==> flow/design.v <==
`timescale 1ns / 1ps
module alu #(parameter N = 8)(    
    input  [N-1:0] i_datoA,
    input  [N-1:0] i_datoB,
    input  [5:0]   i_operacion,
    output reg [N-1:0] o_resultado,
    output o_zero,       
    output o_overflow,   
    output o_carry      
    );
    wire signo_A, signo_B, signo_resultado;
    wire overflow_add, overflow_sub;
    wire [N:0] suma_extendida;
    wire carry_add;
    localparam OP_ADD = 6'b100000;
    localparam OP_SUB = 6'b100010;
    localparam OP_AND = 6'b100100;
    localparam OP_OR  = 6'b100101;
    localparam OP_XOR = 6'b100110;
    localparam OP_NOR = 6'b100111;
    localparam OP_SRL = 6'b000010;
    localparam OP_SRA = 6'b000011;
    always @(*) begin
       case(i_operacion)
           OP_ADD: o_resultado = i_datoA + i_datoB;    
           OP_SUB: o_resultado = i_datoA - i_datoB;    
           OP_AND: o_resultado = i_datoA & i_datoB;    
           OP_OR: o_resultado = i_datoA | i_datoB;     
           OP_XOR: o_resultado = i_datoA ^ i_datoB;    
           OP_NOR: o_resultado = ~(i_datoA | i_datoB); 
           OP_SRL: o_resultado = i_datoA >> i_datoB[$clog2(N)-1:0];              
           OP_SRA: o_resultado = $signed(i_datoA) >>> i_datoB[$clog2(N)-1:0];    
               default: o_resultado = {N{1'b0}};           
       endcase
    end
    assign signo_A = i_datoA[N-1];
    assign signo_B = i_datoB[N-1];
    assign signo_resultado = o_resultado[N-1];
    assign o_zero = (o_resultado == {N{1'b0}});
    assign overflow_add = (signo_A == signo_B) && (signo_A != signo_resultado);
    assign overflow_sub = (signo_A != signo_B) && (signo_A != signo_resultado);
    assign o_overflow = ((i_operacion == OP_ADD) && overflow_add) ||
                    ((i_operacion == OP_SUB) && overflow_sub);
    assign suma_extendida = {1'b0, i_datoA} + {1'b0, i_datoB}; 
    assign carry_add = suma_extendida[N];
    assign o_carry = (i_operacion == OP_ADD ) ? carry_add : 1'b0;
endmodule
`timescale 1ns / 1ps
module alu_top(
    input wire clk,            
    input wire [15:0] sw,      
    input wire [0:0] btn,      
    output wire [15:0] led     
);
    parameter N = 8;
    reg [N-1:0] reg_datoA;
    reg [N-1:0] reg_datoB;
    wire selector_AB;           
    wire [5:0] operacion;
    wire [N-1:0] dato_entrada;
    assign selector_AB = sw[15];       
    assign operacion = sw[13:8];       
    assign dato_entrada = sw[7:0];     
    reg btn_sync1, btn_sync2, btn_prev;
    wire btn_edge;
    always @(posedge clk) begin
        btn_sync1 <= btn[0];
        btn_sync2 <= btn_sync1;
        btn_prev <= btn_sync2;
    end
    assign btn_edge = btn_sync2 & ~btn_prev;
    always @(posedge clk) begin
        if (btn_edge) begin
            if (selector_AB == 1'b0) begin
                reg_datoA <= dato_entrada;
            end else begin
                reg_datoB <= dato_entrada;
            end
        end
    end
    wire [N-1:0] resultado;
    wire zero, overflow, carry;
    alu #(
        .N(N)
    ) alu_inst (
        .i_datoA(reg_datoA),
        .i_datoB(reg_datoB),
        .i_operacion(operacion),
        .o_resultado(resultado),
        .o_zero(zero),
        .o_overflow(overflow),
        .o_carry(carry)
    );
    assign led[7:0] = resultado;
    assign led[8]  = zero;       
    assign led[9]  = overflow;   
    assign led[10] = carry;      
    assign led[11] = ~selector_AB;   
    assign led[12] = selector_AB;    
    assign led[13] = (reg_datoA != 0);  
    assign led[14] = (reg_datoB != 0);  
    assign led[15] = 1'b1;              
endmodule
Reports on alu_top
The steps from the RTL of alu_top to its reports follow in flow order.
Lines are those of the file above, counted from 1.
Operators: Yosys type, input widths -> output width; for muxes data width and select width s.
Library cell names are shortened.
{ "design": {"top": "alu_top", "clock_port": "clk", "cell_library": "sky130hd", "pvt_corner": "tt_025C_1v80"} }

After elaboration
Source: Yosys, flattened and elaborated, memories not mapped. Widths are those after wreduce. Registers that Yosys merges into a memory's read port (data or address) are not register bits. Print and check cells do not count.
{ "bits": {"regBits": 19, "inputBits": 18, "output_inout_bits": 16} }
{ "classes": {"n_addsub": 3, "equal": 11, "shift": 2, "muxes": 2, "n_logic": 7, "reduce_and_logical": 10} }
{ "op_table": {"columns": ["operator", "count"], "rows": [
  ["$pmux 8 s8", 1],
  ["$eq 6x6->1 const B", 6],
  ["$reduce_bool 8->1", 2],
  ["$eq 6x2->1 const B", 2],
  ["$add 8x8->9", 1],
  ["$shr 8x3->8", 1],
  ["$sshr 8x3->8", 1],
  ["$add 8x8->8", 1],
  ["$sub 8x8->8", 1],
  ["$and 8x8->8", 1],
  ["$or 8x8->8", 1],
  ["$xor 8x8->8", 1],
  ["$not 8->8", 1],
  ["$logic_not 8->1", 1],
  ["$logic_and 1x1->1", 4],
  ["$reduce_and 2->1", 2],
  ["$ne 1x1->1", 2],
  ["$not 1->1", 2],
  ["$eq 1x1->1", 1],
  ["$and 1x1->1", 1],
  ["$logic_or 1x1->1", 1],
  ["$mux 1", 1]
]} }

Logic depth
Yosys ltp: most cells in a row. Word level: on the elaborated netlist, between registers, memories and ports. Mapped: between sequential cells and ports; inverters and the memories' decode and read muxes count.
{ "depth": {"word_depth": 7, "ABC_AREA": 0, "mapped_depth": 14, "mapped_depth_nobuf": 13} }

After synthesis
Yosys stat after the flow's synthesis: flattened, memories mapped to cells. It holds for the ABC_AREA given above (unset counts as 0); a run with the other value may have another netlist.
{ "types": {"columns": ["cell", "count", "area_total_um2"], "rows": [
  ["edfxtp_1", 16, 480.461],
  ["ha_1", 24, 300.288],
  ["mux2i_1", 11, 110.106],
  ["xnor2_1", 11, 96.342],
  ["a21oi_1", 15, 75.072],
  ["inv_1", 20, 75.072],
  ["mux4_2", 3, 67.565],
  ["nor2_1", 18, 67.565],
  ["buf_4", 8, 60.058],
  ["dfxtp_1", 3, 60.058],
  ["o211ai_1", 8, 60.058],
  ["nand2_1", 13, 48.797],
  ["nor2b_1", 7, 43.792],
  ["nor3_1", 7, 35.034],
  ["o21ai_0", 7, 35.034],
  ["mux2_2", 3, 33.782],
  ["nand2b_1", 5, 31.28],
  ["nor4_1", 5, 31.28]
]} }
Not listed: further types 32, cells in them 56.
{ "synth_totals": {"mapped_cells": 240, "synth_area_mm2": 0.0021245, "seqArea_mm2": 0.0005405, "flip_flops": 19, "buf_cells": 18} }
By module: a second synthesis without flattening, with its own total; a netlist apart from the flattened one above.
{ "hier_totals": {"hier_cells": 258, "area_unflattened_mm2": 0.0022196} }
Rows give one instance, submodules left out.
{ "by_module": {"columns": ["mod", "instances", "cells", "mod_area_mm2", "mod_seq_area_mm2"], "rows": [
  ["alu (N=8)", 1, 224, 0.0015865, 0],
  ["alu_top", 1, 34, 0.0006331, 0.0005405]
]} }

Path before layout
Source: OpenSTA report_checks on the synthesized netlist (no wires, ideal clock, input and output delay 20% of the period each), path of least setup slack; recovery checks are left aside. Register names are those of the netlist, which keeps one name where synthesis merged equal registers.
{ "synth_path": {"path_type": "in2out", "start": "input port sw[11]", "end": "output port led[8]", "clock_period_ps": 7870, "input_delay_ps": 1574, "arrival_ps": 4576, "required_ps": 6296, "slack_ps": 1720, "delay_ps": 3002, "stages": 14, "synth_period_reached_ps": 6150} }
"delay_ps" = arrival - input delay + setup time.
At an output port there is no setup time.
"stages" counts driving pins, that of a launching flip-flop among them; a cell with two outputs on the path counts twice.
"synth_period_reached_ps" is the clock period less the worst setup slack; recovery checks do not enter. This is arithmetic on one report: input and output delays are still those of the set period (20% each).
Between the ends stands the longest chain of elaborated cells between them, by number of cells; it is not shown to be the way that was timed. Of several equally long chains one is given.
A line is the first line of the expression or statement that the cell stems from. Yosys adds cells for indexed reads and writes and turns some case tables into memories.
{ "synth_via": {"cell_sequence": "or4b_4 > or2_2 > nor2_1 > a21o_1 > inv_1 > ha_1 > nor2b_1 > o21ai_0 > xor2_2 > o221ai_2 > or3_1 > or3_1 > nor4_2 > buf_4", "elab_chain_cells": 3, "cone_cells": 10, "classes_between": "eq/ne: 8; mux: 1; reduce/logical: 1"} }
{ "synth_rtl": {"columns": ["item", "line", "source"], "rows": [
  ["from (decl)", 51, "input wire [15:0] sw,"],
  ["$eq 6x2->1", 24, "case(i_operacion)"],
  ["$pmux 8 s8", 24, null],
  ["$logic_not 8->1", 39, "assign o_zero = (o_resultado == {N{1'b0}});"],
  ["to (decl)", 53, "output wire [15:0] led"]
]} }
Nets of the timed path that keep an RTL name, with a line that drives or declares them; the list need not be complete.
{ "synth_nets": {"columns": ["signal", "line"], "rows": [
  ["led[3]", 24],
  ["alu_inst.o_zero", 39]
]} }

Timing after layout
Path of least setup slack in the final report of run 1 (OpenROAD, finished layout, wires in). Where an end is a register, its clock arrival counts in the times.
The report prints the path's times to 10 ps; the period is as set.
{ "layout_path": {"path_type": "in2out", "start": "input port sw[10]", "end": "output port led[8]", "clock_period_ps": 3840, "input_delay_ps": 770, "arrival_ps": 3900, "required_ps": 3070, "slack_ps": -830, "stages": 15} }
Between the ends stands the longest chain of elaborated cells between them, by number of cells; it is not shown to be the way that was timed. Of several equally long chains one is given.
{ "layout_via": {"cell_sequence": "buf_6 > or4b_4 > or2_4 > nor2_2 > a21o_1 > inv_2 > ha_4 > or2_4 > o21ai_4 > xor2_2 > o221ai_2 > or3_1 > or3_4 > nor4_2 > buf_2", "elab_chain_cells": 3, "cone_cells": 10, "classes_between": "eq/ne: 8; mux: 1; reduce/logical: 1"} }
{ "layout_rtl": {"columns": ["item", "line", "source"], "rows": [
  ["from (decl)", 51, "input wire [15:0] sw,"],
  ["$eq 6x2->1", 24, "case(i_operacion)"],
  ["$pmux 8 s8", 24, null],
  ["$logic_not 8->1", 39, "assign o_zero = (o_resultado == {N{1'b0}});"],
  ["to (decl)", 53, "output wire [15:0] led"]
]} }

Subject: alu_top on sky130hd, stored results

Hello all,

Flow measurements of alu_top on sky130hd: 2 stored runs with different settings, listed in no order. Input and output delays are each 20% of the period that was set; the output load is 0.01 pF.
"achievedPeriod_ps" is the run's clock period less its worst setup slack. It is reckoned from that one timing run; input and output delays stay at 20% of the period that was set.
"worst_path_ps" = time allowed to the worst setup path (clock period - input delay - output delay, where it has them) - its slack; a late launch clock adds to it, a late capture clock takes from it.
"power.total_uw" rests on the timing tool's default activity at the inputs, not on a simulated workload.
"worst_path_ps" is known to 10 ps.

Run 1
==> flow/run.sh <==
#!/bin/bash
# the make line also repeats the synthesis and layout settings of config.mk as NAME=value (left out here)
make -C /OpenROAD-flow-scripts/flow DESIGN_CONFIG=/design/flow/config.mk WORK_HOME=/design/flow/orfs CLKGATE_MAP_FILE= finish
==> flow/config.mk <==
export PLATFORM = sky130hd
export DESIGN_NAME = alu_top
export DESIGN_NICKNAME = alu_top
export VERILOG_FILES = /design/flow/design.v
export SDC_FILE = /design/flow/constraint.sdc
export NUM_CORES = 4
export LEC_CHECK = 0
export CAP_MARGIN = 20
export CORE_MARGIN = 2
export CORE_UTILIZATION = 23
export CTS_CLUSTER_SIZE = 12
export GPL_ROUTABILITY_DRIVEN = 0
export GPL_TIMING_DRIVEN = 1
export MAX_ROUTING_LAYER = met5
export PLACE_DENSITY_LB_ADDON = 0.23
export SETUP_SLACK_MARGIN = 0.34
export SLEW_MARGIN = 0
export TNS_END_PERCENT = 85
==> flow/constraint.sdc <==
create_clock -name core_clock -period 3.84 [get_ports {clk}]
set_input_delay 0.7680 -clock core_clock [delete_from_list [all_inputs] [get_ports {clk}]]
set_output_delay 0.7680 -clock core_clock [all_outputs]
set_load 0.01 [all_outputs]

==> results of run 1, as JSON <==
{
  "cell_area_final_mm2": 0.0033257,
  "hold_ws_ps": 331,
  "worst_path_ps": 3130,
  "path_kind": "in2out",
  "layout_utilization_pct": 36.5,
  "achievedPeriod_ps": 4667,
  "power.total_uw": 604.7,
  "die_footprint_mm2": 0.010022,
  "synth_chip_area_mm2": 0.0021245,
  "setup_tns_ps": -3744,
  "ws_setup_ps": -827
}

Run 2
==> flow/run.sh <==
#!/bin/bash
# the make line also repeats the synthesis and layout settings of config.mk as NAME=value (left out here)
make -C /OpenROAD-flow-scripts/flow DESIGN_CONFIG=/design/flow/config.mk WORK_HOME=/design/flow/orfs CLKGATE_MAP_FILE= finish
==> flow/config.mk <==
export PLATFORM = sky130hd
export DESIGN_NAME = alu_top
export DESIGN_NICKNAME = alu_top
export VERILOG_FILES = /design/flow/design.v
export SDC_FILE = /design/flow/constraint.sdc
export NUM_CORES = 4
export LEC_CHECK = 0
export CAP_MARGIN = 20
export CORE_ASPECT_RATIO = 0.99
export CORE_MARGIN = 2
export CORE_UTILIZATION = 25
export CTS_CLUSTER_SIZE = 84
export GPL_ROUTABILITY_DRIVEN = 1
export HOLD_SLACK_MARGIN = 0.14
export MAX_ROUTING_LAYER = met4
export MIN_ROUTING_LAYER = met2
export SLEW_MARGIN = 15
==> flow/constraint.sdc <==
create_clock -name core_clock -period 3.52 [get_ports {clk}]
set_input_delay 0.7040 -clock core_clock [delete_from_list [all_inputs] [get_ports {clk}]]
set_output_delay 0.7040 -clock core_clock [all_outputs]
set_load 0.01 [all_outputs]

==> results of run 2, as JSON <==
{
  "setup_tns_ps": -5980,
  "achievedPeriod_ps": 4646,
  "hold_ws_ps": 329,
  "worst_path_ps": 3240,
  "path_kind": "in2out",
  "ws_setup_ps": -1126,
  "synth_chip_area_mm2": 0.0021245,
  "power.total_uw": 652.5,
  "layout_utilization_pct": 39.4,
  "die_footprint_mm2": 0.0092518,
  "cell_area_final_mm2": 0.0032569
}

Thanks
