==> flow/design.v <==
`timescale 1ns / 1ps
module alu #(parameter N = 8)(    
    input  [N-1:0] i_datoA,
    input  [N-1:0] i_datoB,
    input  [5:0]   i_operacion,
    output reg [N-1:0] o_resultado,
    output o_zero,       
    output o_overflow,   
    output o_carry      
    );
    wire signo_A, signo_B, signo_resultado;
    wire overflow_add, overflow_sub;
    wire [N:0] suma_extendida;
    wire carry_add;
    localparam OP_ADD = 6'b100000;
    localparam OP_SUB = 6'b100010;
    localparam OP_AND = 6'b100100;
    localparam OP_OR  = 6'b100101;
    localparam OP_XOR = 6'b100110;
    localparam OP_NOR = 6'b100111;
    localparam OP_SRL = 6'b000010;
    localparam OP_SRA = 6'b000011;
    always @(*) begin
       case(i_operacion)
           OP_ADD: o_resultado = i_datoA + i_datoB;    
           OP_SUB: o_resultado = i_datoA - i_datoB;    
           OP_AND: o_resultado = i_datoA & i_datoB;    
           OP_OR: o_resultado = i_datoA | i_datoB;     
           OP_XOR: o_resultado = i_datoA ^ i_datoB;    
           OP_NOR: o_resultado = ~(i_datoA | i_datoB); 
           OP_SRL: o_resultado = i_datoA >> i_datoB[$clog2(N)-1:0];              
           OP_SRA: o_resultado = $signed(i_datoA) >>> i_datoB[$clog2(N)-1:0];    
               default: o_resultado = {N{1'b0}};           
       endcase
    end
    assign signo_A = i_datoA[N-1];
    assign signo_B = i_datoB[N-1];
    assign signo_resultado = o_resultado[N-1];
    assign o_zero = (o_resultado == {N{1'b0}});
    assign overflow_add = (signo_A == signo_B) && (signo_A != signo_resultado);
    assign overflow_sub = (signo_A != signo_B) && (signo_A != signo_resultado);
    assign o_overflow = ((i_operacion == OP_ADD) && overflow_add) ||
                    ((i_operacion == OP_SUB) && overflow_sub);
    assign suma_extendida = {1'b0, i_datoA} + {1'b0, i_datoB}; 
    assign carry_add = suma_extendida[N];
    assign o_carry = (i_operacion == OP_ADD ) ? carry_add : 1'b0;
endmodule
`timescale 1ns / 1ps
module baud_rate_generator #(
    parameter DIVISOR = 651  
)(
    input  wire clk,
    input  wire reset,
    output wire tick
);
    localparam COUNTER_WIDTH = $clog2(DIVISOR);
    reg [COUNTER_WIDTH-1:0] counter;
    always @(posedge clk) begin
        if (reset) begin
            counter <= 0;
        end else begin
            if (counter == DIVISOR - 1) begin
                counter <= 0;
            end else begin
                counter <= counter + 1;
            end
        end
    end
    assign tick = (counter == DIVISOR - 1);
endmodule
`timescale 1ns / 1ps
module uart_alu_top #(
    parameter CLK_FREQ = 100_000_000,
    parameter BAUD_RATE = 9600,
    parameter DATA_BITS = 8
)(
    input  wire clk,
    input  wire reset,
    input  wire rx,
    output wire tx,
    output wire [15:0] led
);
    localparam DIVISOR = CLK_FREQ / (BAUD_RATE * 16);
    wire tick;
    baud_rate_generator #(
        .DIVISOR(DIVISOR)
    ) baud_gen (
        .clk(clk),
        .reset(reset),
        .tick(tick)
    );
    wire rx_done;
    wire [7:0] rx_data;
    uart_rx #(
        .DBIT(8),
        .SB_TICK(16)
    ) uart_rx_inst (
        .clk(clk),
        .reset(reset),
        .rx(rx),
        .s_tick(tick),
        .rx_done_tick(rx_done),
        .dout(rx_data)
    );
    reg tx_start_reg;
    reg [7:0] tx_data_reg;
    wire tx_done;
    wire tx_internal;
    uart_tx #(
        .DBIT(8),
        .SB_TICK(16)
    ) uart_tx_inst (
        .clk(clk),
        .reset(reset),
        .tx_start(tx_start_reg),
        .s_tick(tick),
        .din(tx_data_reg),
        .tx(tx_internal),
        .tx_done_tick(tx_done)
    );
    assign tx = tx_internal;
    reg [DATA_BITS-1:0] reg_A;
    reg [DATA_BITS-1:0] reg_B;
    reg [5:0] reg_op;
    wire [DATA_BITS-1:0] alu_result;
    wire alu_zero, alu_overflow, alu_carry;
    alu #(
        .N(DATA_BITS)
    ) alu_inst (
        .i_datoA(reg_A),
        .i_datoB(reg_B),
        .i_operacion(reg_op),
        .o_resultado(alu_result),
        .o_zero(alu_zero),
        .o_overflow(alu_overflow),
        .o_carry(alu_carry)
    );
    localparam S_IDLE         = 4'd0;    
    localparam S_RECV_A       = 4'd1;    
    localparam S_WAIT_B       = 4'd2;    
    localparam S_RECV_B       = 4'd3;    
    localparam S_WAIT_OP      = 4'd4;    
    localparam S_RECV_OP      = 4'd5;    
    localparam S_EXECUTE      = 4'd6;    
    localparam S_SEND_RES_ST  = 4'd7;    
    localparam S_SEND_RES_WT  = 4'd8;    
    localparam S_SEND_FLG_ST  = 4'd9;    
    localparam S_SEND_FLG_WT  = 4'd10;   
    localparam S_SEND_STA_ST  = 4'd11;   
    localparam S_SEND_STA_WT  = 4'd12;   
    reg [3:0] state_reg, state_next;
    always @(posedge clk) begin
        if (reset) begin
            state_reg <= S_IDLE;
        end else begin
            state_reg <= state_next;
        end
    end
    always @(posedge clk) begin
        if (reset) begin
            reg_A <= 0;
            reg_B <= 0;
            reg_op <= 0;
        end else begin
            case (state_reg)
                S_RECV_A:  reg_A <= rx_data;
                S_RECV_B:  reg_B <= rx_data;
                S_RECV_OP: reg_op <= rx_data[5:0];
            endcase
        end
    end
    always @(*) begin
        state_next = state_reg;
        case (state_reg)
            S_IDLE: begin
                if (rx_done) state_next = S_RECV_A;
            end
            S_RECV_A: begin
                state_next = S_WAIT_B;
            end
            S_WAIT_B: begin
                if (rx_done) state_next = S_RECV_B;
            end
            S_RECV_B: begin
                state_next = S_WAIT_OP;
            end
            S_WAIT_OP: begin
                if (rx_done) state_next = S_RECV_OP;
            end
            S_RECV_OP: begin
                state_next = S_EXECUTE;
            end
            S_EXECUTE: begin
                state_next = S_SEND_RES_ST;
            end
            S_SEND_RES_ST: begin
                state_next = S_SEND_RES_WT;
            end
            S_SEND_RES_WT: begin
                if (tx_done) state_next = S_SEND_FLG_ST;
            end
            S_SEND_FLG_ST: begin
                state_next = S_SEND_FLG_WT;
            end
            S_SEND_FLG_WT: begin
                if (tx_done) state_next = S_SEND_STA_ST;
            end
            S_SEND_STA_ST: begin
                state_next = S_SEND_STA_WT;
            end
            S_SEND_STA_WT: begin
                if (tx_done) state_next = S_IDLE;
            end
            default: state_next = S_IDLE;
        endcase
    end
    reg [3:0] state_prev;
    always @(posedge clk) begin
        if (reset) begin
            tx_start_reg <= 1'b0;
            tx_data_reg <= 8'h00;
            state_prev <= S_IDLE;
        end else begin
            state_prev <= state_reg;
            tx_start_reg <= 1'b0;   
            if ((state_prev != S_SEND_RES_ST) && (state_reg == S_SEND_RES_ST)) begin
                tx_start_reg <= 1'b1;
                tx_data_reg <= alu_result;
            end
            else if ((state_prev != S_SEND_FLG_ST) && (state_reg == S_SEND_FLG_ST)) begin
                tx_start_reg <= 1'b1;
                tx_data_reg <= {alu_zero, alu_overflow, alu_carry, 5'b00000};
            end
            else if ((state_prev != S_SEND_STA_ST) && (state_reg == S_SEND_STA_ST)) begin
                tx_start_reg <= 1'b1;
                tx_data_reg <= 8'h55;
            end
            else if (state_reg == S_SEND_RES_WT) begin
                tx_data_reg <= alu_result;
            end
            else if (state_reg == S_SEND_FLG_WT) begin
                tx_data_reg <= {alu_zero, alu_overflow, alu_carry, 5'b00000};
            end
            else if (state_reg == S_SEND_STA_WT) begin
                tx_data_reg <= 8'h55;
            end
        end
    end
    assign led[7:0] = alu_result;
    assign led[8] = alu_zero;
    assign led[9] = alu_overflow;
    assign led[10] = alu_carry;
    assign led[11] = (state_reg == S_RECV_A);
    assign led[12] = (state_reg == S_RECV_B);
    assign led[13] = (state_reg == S_RECV_OP);
    assign led[14] = rx_done;
    assign led[15] = tx_done_stretched;
endmodule
`timescale 1ns / 1ps
module uart_rx #(
    parameter DBIT = 8,
    parameter SB_TICK = 16
)(
    input  wire clk,
    input  wire reset,
    input  wire rx,
    input  wire s_tick,
    output reg  rx_done_tick,
    output reg  [DBIT-1:0] dout
);
    localparam [1:0] IDLE  = 2'b00;
    localparam [1:0] START = 2'b01;
    localparam [1:0] DATA  = 2'b10;
    localparam [1:0] STOP  = 2'b11;
    reg [1:0] state_reg, state_next;
    reg [3:0] s_reg, s_next;
    reg [2:0] n_reg, n_next;
    reg [DBIT-1:0] b_reg, b_next;
    always @(posedge clk) begin
        if (reset) begin
            state_reg <= IDLE;
            s_reg <= 4'd0;
            n_reg <= 3'd0;
            b_reg <= {DBIT{1'b0}};
            dout <= {DBIT{1'b0}};
            rx_done_tick <= 1'b0;
        end else begin
            state_reg <= state_next;
            s_reg <= s_next;
            n_reg <= n_next;
            b_reg <= b_next;
            rx_done_tick <= (state_reg == STOP && s_reg == 4'd15 && s_tick);
            if (state_reg == STOP && s_reg == 4'd15 && s_tick) begin
                dout <= b_reg;
            end
        end
    end
    always @(*) begin
        state_next = state_reg;
        s_next = s_reg;
        n_next = n_reg;
        b_next = b_reg;
        case (state_reg)
            IDLE: begin
                if (~rx) begin
                    state_next = START;
                    s_next = 4'd0;
                end
            end
            START: begin
                if (s_tick) begin
                    if (s_reg == 4'd7) begin
                        if (~rx) begin
                            s_next = s_reg + 4'd1;
                        end else begin
                            state_next = IDLE;
                        end
                    end else if (s_reg == 4'd15) begin
                        state_next = DATA;
                        s_next = 4'd0;
                        n_next = 3'd0;
                    end else begin
                        s_next = s_reg + 4'd1;
                    end
                end
            end
            DATA: begin
                if (s_tick) begin
                    if (s_reg == 4'd7) begin
                        b_next = {rx, b_reg[DBIT-1:1]};
                    end
                    if (s_reg == 4'd15) begin
                        s_next = 4'd0;
                        if (n_reg == (DBIT - 1)) begin
                            state_next = STOP;
                        end else begin
                            n_next = n_reg + 3'd1;
                        end
                    end else begin
                        s_next = s_reg + 4'd1;
                    end
                end
            end
            STOP: begin
                if (s_tick) begin
                    if (s_reg == 4'd15) begin
                        state_next = IDLE;
                        s_next = 4'd0;
                    end else begin
                        s_next = s_reg + 4'd1;
                    end
                end
            end
            default: state_next = IDLE;
        endcase
    end
endmodule
`timescale 1ns / 1ps
module uart_tx #(
    parameter DBIT = 8,       
    parameter SB_TICK = 16    
)(
    input  wire clk,
    input  wire reset,
    input  wire tx_start,          
    input  wire s_tick,            
    input  wire [DBIT-1:0] din,    
    output wire  tx,                
    output wire tx_done_tick       
);
    localparam IDLE  = 2'b00;
    localparam START = 2'b01;
    localparam DATA  = 2'b10;
    localparam STOP  = 2'b11;
    reg [1:0] state_reg, state_next;   
    reg [3:0] s_reg, s_next;           
    reg [2:0] n_reg, n_next;           
    reg [DBIT-1:0] b_reg, b_next;      
    reg tx_reg, tx_next;               
    always @(posedge clk) begin
        if (reset) begin
            state_reg <= IDLE;
            s_reg <= 0;
            n_reg <= 0;
            b_reg <= 0;
            tx_reg <= 1'b1;   
        end else begin
            state_reg <= state_next;
            s_reg <= s_next;
            n_reg <= n_next;
            b_reg <= b_next;
            tx_reg <= tx_next;
        end
    end
    always @(*) begin
        state_next = state_reg;
        s_next = s_reg;
        n_next = n_reg;
        b_next = b_reg;
        tx_next = tx_reg;
        case (state_reg)
            IDLE: begin
                tx_next = 1'b1;   
                if (tx_start) begin
                    state_next = START;
                    s_next = 0;
                    b_next = din;   
                end
            end
            START: begin
                tx_next = 1'b0;   
                if (s_tick) begin
                    if (s_reg == SB_TICK - 1) begin   
                        state_next = DATA;
                        s_next = 0;
                        n_next = 0;
                    end else begin
                        s_next = s_reg + 1;
                    end
                end
            end
            DATA: begin
                tx_next = b_reg[0];   
                if (s_tick) begin
                    if (s_reg == SB_TICK - 1) begin  
                        s_next = 0;
                        b_next = {1'b0, b_reg[DBIT-1:1]};   
                        if (n_reg == DBIT - 1) begin
                            state_next = STOP;
                        end else begin
                            n_next = n_reg + 1;
                        end
                    end else begin
                        s_next = s_reg + 1;
                    end
                end
            end
            STOP: begin
                tx_next = 1'b1;   
                if (s_tick) begin
                    if (s_reg == SB_TICK - 1) begin
                        state_next = IDLE;
                    end else begin
                        s_next = s_reg + 1;
                    end
                end
            end
        endcase
    end
    assign tx = tx_reg;
    assign tx_done_tick = (state_reg == STOP) && (s_reg == SB_TICK - 1) && s_tick;
endmodule
# [Step by step through the tools: uart_alu_top]
# The steps from the RTL of uart_alu_top to its reports follow in flow order.
# Line numbers count from 1 in the design file above.
# Library cell names are shortened.
# Not given: -
[design] design="uart_alu_top" clock_port="clk" lib="sky130hd" pvt_corner="tt_025C_1v80"

# [Word level]
# Yosys after proc, flatten, opt, wreduce and memory -nomap, before mapping. Memory bits, and registers merged into a memory's read port (data or address), are not among the register bits. Print and check cells are not counted.
[bits] ff_bits=93 input_bits=3 wordCells=212
[classes] add_sub_neg=8 eq_ne=70 n_shift=2 n_mux=72 logic=8 n_reduce_logical=33
[ops] op="two-way mux 8 bit" n=12
[ops] op="two-way mux 4 bit" n=17
[ops] op="case mux 8 bit (select 8 bit)" n=1
[ops] op="case mux 4 bit (select 13 bit)" n=1
[ops] op="equality test 6 bit with constant B" n=6
[ops] op="two-way mux 2 bit" n=18
[ops] op="two-way mux 3 bit" n=11
[ops] op="!= test 2 x 1 -> 1 bit with constant B" n=16
[ops] op="equality test 4 bit with constant B" n=7
[ops] op="!= test 2 bit with constant B" n=13
[ops] op="case mux 4 bit (select 3 bit)" n=2
[ops] op="equality test 4 x 3 -> 1 bit with constant B" n=5
[ops] op="case mux 8 bit (select 2 bit)" n=1
[ops] op="case mux 2 bit (select 4 bit)" n=2
[ops] op="OR reduction 2 bit" n=6
[ops] op="AND reduction 4 bit" n=3
[ops] op="equality test 6 x 2 -> 1 bit with constant B" n=2
[ops] op="AND reduction 6 bit" n=2
[ops] op="case mux 3 bit (select 2 bit)" n=2
[ops] op="logical AND 1 bit" n=11
[ops] op="adder 10 x 1 -> 10 bit with constant B" n=1
[ops] op="equality test 10 bit with constant B" n=1
[ops] op="adder 8 x 8 -> 9 bit" n=1
[ops] op="AND reduction 9 bit" n=1
[ops] op="equality test 2 bit with constant B" n=4
[ops] op="adder 4 x 1 -> 4 bit with constant B" n=2
[ops] op="equality test 4 x 2 -> 1 bit with constant B" n=2
[ops] op="!= test 4 bit with constant B" n=2
# Other operator kinds: 29; their cells: 41.

# [Depth]
# Yosys ltp: most cells in a row. Word level: on the elaborated netlist, between registers, memories and ports. Mapped: between sequential cells and ports; inverters and the memories' decode and read muxes count.
[depth] ltp_word=12 ABC_AREA=0 ltp_mapped=15 depth_no_buf=13

# [Netlist]
# Yosys stat after the flow's synthesis: flattened, memories mapped to cells. It holds for the ABC_AREA given above (unset counts as 0); a run with the other value may have another netlist.
[types] cell="dfxtp_1" n=97 type_area_um2=1.94E+03
[types] cell="ha_1" n=32 type_area_um2=400.384
[types] cell="a21oi_1" n=70 type_area_um2=350.336
[types] cell="nand2_1" n=80 type_area_um2=300.288
[types] cell="nor2_1" n=74 type_area_um2=277.766
[types] cell="mux2i_1" n=26 type_area_um2=260.25
[types] cell="xnor2_1" n=20 type_area_um2=175.168
[types] cell="nand3_1" n=30 type_area_um2=150.144
[types] cell="o21ai_0" n=21 type_area_um2=105.101
[types] cell="a211oi_1" n=13 type_area_um2=97.594
[types] cell="nor3_1" n=19 type_area_um2=95.091
[types] cell="clkbuf_1" n=24 type_area_um2=90.086
[types] cell="xor2_1" n=10 type_area_um2=87.584
[types] cell="inv_1" n=21 type_area_um2=78.826
[types] cell="nor2b_1" n=12 type_area_um2=75.072
[types] cell="a22oi_1" n=8 type_area_um2=60.058
[types] cell="buf_4" n=8 type_area_um2=60.058
[types] cell="mux2_2" n=5 type_area_um2=56.304
# Not listed: further types 57, cells in them 115.
[synth_totals] cells=685 mapped_area_um2=5596.6 seqArea_um2=1941.9 flip_flops=97 buf_cells=42
# By module: a second synthesis without flattening, with its own total; a netlist apart from the flattened one above.
[hier_totals] hier_cells=661 area_unflattened_um2=5876.9
# Each row is one instance without its submodules.
[modules] module="uart_alu_top" instances=1 n_cells=170 area_um2=1672.9 mod_seq_area_um2=780.7
[modules] module="alu #(N=8)" instances=1 n_cells=209 area_um2=1527.7 mod_seq_area_um2=0.0
[modules] module="uart_rx" instances=1 n_cells=123 area_um2=1191.1 mod_seq_area_um2=560.5
[modules] module="uart_tx" instances=1 n_cells=108 area_um2=1011.0 mod_seq_area_um2=400.4
[modules] module="baud_rate_generator #(DIVISOR=651)" instances=1 n_cells=51 area_um2=474.2 mod_seq_area_um2=200.2

# [Worst setup path after synthesis]
# Path of least setup slack by OpenSTA after synthesis, without wires, with an ideal clock, recovery checks aside; 20% of the period is set as input and as output delay. Where synthesis merged equal registers, the netlist keeps one of their names.
[synth_path] path_kind="reg2out" from="register reg_op[2]" to="output port led[8]" tclk_ps=3850 out_delay_ps=770 arrival_ps=3261 slack_ps=-181 path_delay_ps=3261 driving_pins=13 period_less_setup_slack_ps=4031
# "path_delay_ps" is the arrival time less input delay plus setup time.
# A path that ends at an output port has no setup time.
# "driving_pins" counts driving pins, that of a launching flip-flop among them; a cell with two outputs on the path counts twice.
# "period_less_setup_slack_ps" = period - worst setup slack (recovery checks aside). The figure is calculated, with input and output delays left at 20% of the set period.
# The rows between start and end are the longest chain of elaborated cells between them; the timing report does not say that the signal goes this way. Where chains are equally long, one stands for them.
# A line is the first line of the expression or statement that the cell stems from. Yosys adds cells for indexed reads and writes and turns some case tables into memories.
[synth_via] path_cell_list="dfxtp_1 -> or4b_4 -> nor2_4 -> mux2_2 -> fa_1 -> nand2b_1 -> a32oi_1 -> o21ai_0 -> or3_1 -> nor4_2 -> nand2_1 -> nor2_1 -> buf_4" elab_chain_cells=3
[synth_rtl] element="start, declared" line=124 rtl="reg [5:0] reg_op;"
[synth_rtl] element="start, assigned" line=163 rtl="reg_op <= 0;"
[synth_rtl] element="start, assigned" line=168 rtl="S_RECV_OP: reg_op <= rx_data[5:0];"
[synth_rtl] element="equality test 6 x 2 -> 1 bit" line=24 rtl="case(i_operacion)"
[synth_rtl] element="case mux 8 bit (select 8 bit)" line=24
[synth_rtl] element="logical NOT 8 bit" line=39 rtl="assign o_zero = (o_resultado == {N{1'b0}});"
[synth_rtl] element="end, declared" line=81 rtl="output wire [15:0] led"
# Some nets on the timed path still bear RTL names; the line given drives or declares the net.
[synth_named_nets] net="led[2]" line=24
[synth_named_nets] net="alu_inst.o_zero" line=39

# [Worst path after layout]
# From the final timing report of stored run 1: the path of least setup slack in the routed layout; clock arrival at registers is part of the times.
# The report prints the path's times to 10 ps; the period is as set.
[layout_path] path_kind="reg2out" from="register reg_op[2]" to="output port led[8]" tclk_ps=4590 out_delay_ps=920 arrival_ps=3540 slack_ps=140 driving_pins=12
# The rows between start and end are the longest chain of elaborated cells between them; the timing report does not say that the signal goes this way. Where chains are equally long, one stands for them.
[layout_via] path_cell_list="dfxtp_1 -> or4b_4 -> nor2_4 -> mux2_4 -> fa_2 -> o22ai_1 -> a221o_1 -> or3_1 -> nor4_4 -> nand2_1 -> nor2_1 -> clkdlybuf4s15_2" elab_chain_cells=3
[layout_rtl] element="start, declared" line=124 rtl="reg [5:0] reg_op;"
[layout_rtl] element="start, assigned" line=163 rtl="reg_op <= 0;"
[layout_rtl] element="start, assigned" line=168 rtl="S_RECV_OP: reg_op <= rx_data[5:0];"
[layout_rtl] element="equality test 6 x 2 -> 1 bit" line=24 rtl="case(i_operacion)"
[layout_rtl] element="case mux 8 bit (select 8 bit)" line=24
[layout_rtl] element="logical NOT 8 bit" line=39 rtl="assign o_zero = (o_resultado == {N{1'b0}});"
[layout_rtl] element="end, declared" line=81 rtl="output wire [15:0] led"

Wiki page: uart_alu_top / flow data

uart_alu_top through Yosys and OpenROAD on sky130hd: 2 stored runs, unordered, with their settings and measured results. The constraints put input and output delay at 20% of the set period each and load the outputs with 0.01 pF.

[flow] stored run 1: files
==> flow/run.sh <==
#!/bin/bash
# the make line also repeats the synthesis and layout settings of config.mk as NAME=value (left out here)
make -C /OpenROAD-flow-scripts/flow DESIGN_CONFIG=/design/flow/config.mk WORK_HOME=/design/flow/orfs CLKGATE_MAP_FILE= finish
==> flow/config.mk <==
export PLATFORM = sky130hd
export DESIGN_NAME = uart_alu_top
export DESIGN_NICKNAME = uart_alu_top
export VERILOG_FILES = /design/flow/design.v
export SDC_FILE = /design/flow/constraint.sdc
export NUM_CORES = 4
export LEC_CHECK = 0
export CAP_MARGIN = 20
export CORE_MARGIN = 2
export CORE_UTILIZATION = 40
export SLEW_MARGIN = 20
==> flow/constraint.sdc <==
create_clock -name core_clock -period 4.59 [get_ports {clk}]
set_input_delay 0.9180 -clock core_clock [delete_from_list [all_inputs] [get_ports {clk}]]
set_output_delay 0.9180 -clock core_clock [all_outputs]
set_load 0.01 [all_outputs]

[flow] stored run 1: metrics
[metrics] cell_area_final_um2 = 6256.0
[metrics] final_setup_ws_ps = 136
[metrics] final_die_area_um2 = 14953.6
[metrics] fin_hold_ws_ps = 460
[metrics] yosys.chip_area_um2 = 5596.6
[metrics] finalUtil_pct = 45.4

[flow] stored run 2: files
==> flow/run.sh <==
#!/bin/bash
# the make line also repeats the synthesis and layout settings of config.mk as NAME=value (left out here)
make -C /OpenROAD-flow-scripts/flow DESIGN_CONFIG=/design/flow/config.mk WORK_HOME=/design/flow/orfs CLKGATE_MAP_FILE= finish
==> flow/config.mk <==
export PLATFORM = sky130hd
export DESIGN_NAME = uart_alu_top
export DESIGN_NICKNAME = uart_alu_top
export VERILOG_FILES = /design/flow/design.v
export SDC_FILE = /design/flow/constraint.sdc
export NUM_CORES = 4
export LEC_CHECK = 0
export CAP_MARGIN = 0
export CELL_PAD_IN_SITES_GLOBAL_PLACEMENT = 3
export CORE_ASPECT_RATIO = 1.51
export CORE_MARGIN = 4
export CORE_UTILIZATION = 39
export CTS_CLUSTER_DIAMETER = 249
export GPL_ROUTABILITY_DRIVEN = 0
export MIN_ROUTING_LAYER = met2
export PLACE_DENSITY = 0.38
export SETUP_SLACK_MARGIN = 0.3
export SLEW_MARGIN = 10
==> flow/constraint.sdc <==
create_clock -name core_clock -period 3.18 [get_ports {clk}]
set_input_delay 0.6360 -clock core_clock [delete_from_list [all_inputs] [get_ports {clk}]]
set_output_delay 0.6360 -clock core_clock [all_outputs]
set_load 0.01 [all_outputs]

[flow] stored run 2: metrics
[metrics] cell_area_final_um2 = 7355.8
[metrics] final_setup_ws_ps = -963
[metrics] final_die_area_um2 = 16371.3
[metrics] fin_hold_ws_ps = 459
[metrics] yosys.chip_area_um2 = 5596.6
[metrics] finalUtil_pct = 52.6
